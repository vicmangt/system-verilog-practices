==> flow/design.v <==
module decoder_2to4 (
    input  logic [1:0] in,
    output logic [3:0] out
);
    always_comb begin
        out = 4'b0000;
        case (in)
            2'b00: out = 4'b0001;  
            2'b01: out = 4'b0010;  
            2'b10: out = 4'b0100;  
            2'b11: out = 4'b1000;  
            default: out = 4'b0000;
        endcase
    end
endmodule
module mode_mux (
    input  logic [1:0] op_code,
    input  logic [3:0] coord_x,
    input  logic [3:0] coord_y,
    input  logic [2:0] angle,
    output logic signed [4:0] mux_out  
);
    always_comb begin
        case (op_code)
          2'b00: mux_out = $signed({coord_x[3], coord_x});  
          2'b01: mux_out = $signed({coord_y[3], coord_y});  
          2'b10: mux_out = $signed({2'b00, angle});  
          2'b11: mux_out = $signed(5'd10);  
            default: mux_out = 5'sd0;
        endcase
    end
endmodule
module signed_adder (
  	input  logic signed [4:0] a,
    input  logic signed [4:0] b,  
    output logic signed [4:0] sum 
);
    always_comb begin
        sum = a + b;
    end
endmodule
module control_arm (
    input  logic         clk,
    input  logic         rst_n,
    input  logic [1:0]   op_code,    
    input  logic [3:0]   coord_x,
    input  logic [3:0]   coord_y,
    input  logic [2:0]   angle,
    output logic [7:0]   motor_ctrl, 
    output logic signed [4:0] position 
);
    logic [3:0] decoder_out;
    logic signed [4:0] mux_out;
    logic signed [4:0] coord_x_s; 
    logic signed [4:0] sum_out;
    decoder_2to4 u_dec(
      .in(op_code), 
      .out(decoder_out)
    );
    mode_mux u_mux(
      .op_code(op_code), 
      .coord_x(coord_x), 
      .coord_y(coord_y), 
      .angle(angle), 
      .mux_out(mux_out)
    );
    always_comb coord_x_s = $signed({coord_x[3], coord_x});
    signed_adder u_adder(
      .a(mux_out), 
      .b(coord_x_s), 
      .sum(sum_out)
    );
    always_ff @(posedge clk or negedge rst_n) begin
        if (!rst_n) begin
            position <= 5'sd0;
        end else begin
            position <= sum_out;
        end
    end
    always_comb begin
        motor_ctrl = 8'd0;
        motor_ctrl[5]    = decoder_out[1];
        motor_ctrl[3]    = decoder_out[1]; 
        motor_ctrl[4]    = decoder_out[2]; 
        motor_ctrl[2]    = decoder_out[0]; 
        motor_ctrl[1]    = decoder_out[3]; 
        motor_ctrl[0]    = decoder_out[2]; 
    end
endmodule
* From RTL to reports: control_arm
Tool output for the design above, in the order of the flow. Line numbers count from 1 in the design file above. Library cell names are shortened. A cell with -- has no value.
Set-up: design top control_arm, clock input clk, standard-cell library sky130hd, timing corner tt_025C_1v80

* Word-level counts
Counts by Yosys on the flattened word-level netlist (proc, flatten, opt, wreduce; memories kept). Register bits leave out memories and registers merged into their read ports (data or address); mux counts leave out enables and synchronous resets folded into registers. Print and check cells are left out. Cells with the same type and inputs are merged into one.
Word-level totals: clocked read ports x word width 0, input port bits 15, output and inout port bits 13, word-level cells 8, bits in registers 5, ROM bits 0, RAM bits 0, bits in latches 0, memories 0
Operators by class: equal/unequal tests 3, order comparisons 0, multiply operators 0, reductions and logical operators 1, shift-type cells 0, div/mod/pow operators 0, bitwise gates (word level) 0, multiplexer cells 2, add/sub/neg operators 1
Operators by type and width (number):
- 5-bit parallel mux with 4-bit select | 1
- 4-bit parallel mux with 4-bit select | 1
- 5-bit by 4-bit adder with 5-bit output | 1
- 2-bit == test with constant B | 2
- 2-bit by 1-bit == test with 1-bit output with constant B | 1
- 2-bit logical NOT | 1

* Logic depth
Yosys ltp: most cells in a row. Word level: on the elaborated netlist, between registers, memories and ports. Mapped: between sequential cells and ports; inverters and the memories' decode and read muxes count.
Logic depth: depth after elaboration 3, ABC_AREA 1, mapped depth 11, mapped depth without buffers 11

* Mapped cells and area
Source: synth_stat.txt of the flow (Yosys; design flattened, memories mapped). It holds for the ABC_AREA given above (unset counts as 0); a run with the other value may have another netlist. The area totals of this step are shown rounded.
Cells by type:
- dfrtp_1 | number 5, total area 125.12 um^2
- ha_1 | number 4, total area 50.048 um^2
- nand2_1 | number 13, total area 48.797 um^2
- nand3_1 | number 7, total area 35.034 um^2
- buf_4 | number 4, total area 30.029 um^2
- inv_1 | number 6, total area 22.522 um^2
- fa_1 | number 1, total area 20.019 um^2
- xor2_1 | number 2, total area 17.517 um^2
- nor3_1 | number 3, total area 15.014 um^2
- nor2_1 | number 3, total area 11.261 um^2
- nor2_4 | number 1, total area 11.261 um^2
- nand3_2 | number 1, total area 10.01 um^2
- o211ai_1 | number 1, total area 7.507 um^2
- nor2_2 | number 1, total area 6.256 um^2
- a21oi_1 | number 1, total area 5.005 um^2
- conb_1 | number 1, total area 3.754 um^2
- inv_2 | number 1, total area 3.754 um^2
Mapped netlist: buffers 4, mapped cells 55, flip-flop cells 5, area of sequential cells 125 um^2, chip area (Yosys) 423 um^2

* Path before layout
Path of least setup slack by OpenSTA after synthesis, without wires, with an ideal clock, recovery checks aside; 20% of the period is set as input and as output delay. Where synthesis merged equal registers, the netlist keeps one of their names.
Timing after synthesis: path type input to register, start input port op_code[1], end register position[4], driving pins on the path 10, path buffers 0, setup slack 477 ps, arrival 1637 ps, input delay 446 ps, launch time at the first pin 446 ps, period 2230 ps, path delay 1307 ps, library setup time 116 ps, required time 2114 ps, period reached after synthesis 1753 ps
"path delay" = arrival - input delay + setup time. "driving pins on the path" counts driving pins, that of a launching flip-flop among them; a cell with two outputs on the path counts twice. "period reached after synthesis" is the clock period less the worst setup slack; recovery checks do not enter. This is arithmetic on one report: input and output delays are still those of the set period (20% each). Between the ends stands the longest chain of elaborated cells between them, by number of cells; it is not shown to be the way that was timed. Of several equally long chains one is given. A line is the first line of the expression or statement that the cell stems from. Yosys adds cells for indexed reads and writes and turns some case tables into memories.
On the way, after synthesis: cell sequence inv_1 > nor2_1 > nand2_1 > nand3_1 > ha_1 > fa_1 > nand3_1 > nand3_1 > nand3_1 > nand2_1, cells in the longest elaborated chain 3, elaborated cells on any way between the ends 6, classes of those cells add/sub (1); eq/ne (3); mux (1); reduce/logical (1)
RTL lines, path after synthesis:
- from (decl) | line 45 | input  logic [1:0]   op_code,
- 2-bit == test | line 24 | case (op_code)
- 5-bit parallel mux with 4-bit select | line 24
- 5-bit by 4-bit adder with 5-bit output | line 39 | sum = a + b;
- to (assign) | line 75 | position <= 5'sd0;
- to (assign) | line 77 | position <= sum_out;
- to (decl) | line 50 | output logic signed [4:0] position
Nets of the timed path that keep an RTL name, with a line that drives or declares them; the list need not be complete.
Nets with RTL names, path after synthesis:
- motor_ctrl[0] | line 7 | case (in)

Subject: flow runs of control_arm

Hi,

Design control_arm on sky130hd. What follows are 2 stored runs of the flow, each under its own settings; their order means nothing. The constraints put input and output delay at 20% of the set period each and load the outputs with 0.01 pF.

* Run A | settings: period_ns 2.27; CORE_UTILIZATION 72; SETUP_SLACK_MARGIN 0.11; PLACE_DENSITY_LB_ADDON 0.12; CELL_PAD_IN_SITES_GLOBAL_PLACEMENT 1; ABC_AREA 1; GPL_TIMING_DRIVEN 0; CTS_CLUSTER_SIZE 85; CTS_CLUSTER_DIAMETER 287; SLEW_MARGIN 20; CAP_MARGIN 20; CORE_MARGIN 2 | no results, floorplanning failed with PDN-0185
* Run B | settings: period_ns 2.26; CORE_UTILIZATION 55; SETUP_SLACK_MARGIN 0.49; PLACE_DENSITY_LB_ADDON 0.05; CORE_MARGIN 4; CELL_PAD_IN_SITES_GLOBAL_PLACEMENT 0; ABC_AREA 0; CTS_CLUSTER_DIAMETER 114; CAP_MARGIN 35; MIN_ROUTING_LAYER met1; MAX_ROUTING_LAYER met4; SLEW_MARGIN 20 | no results, floorplanning failed with PDN-0185

Regards
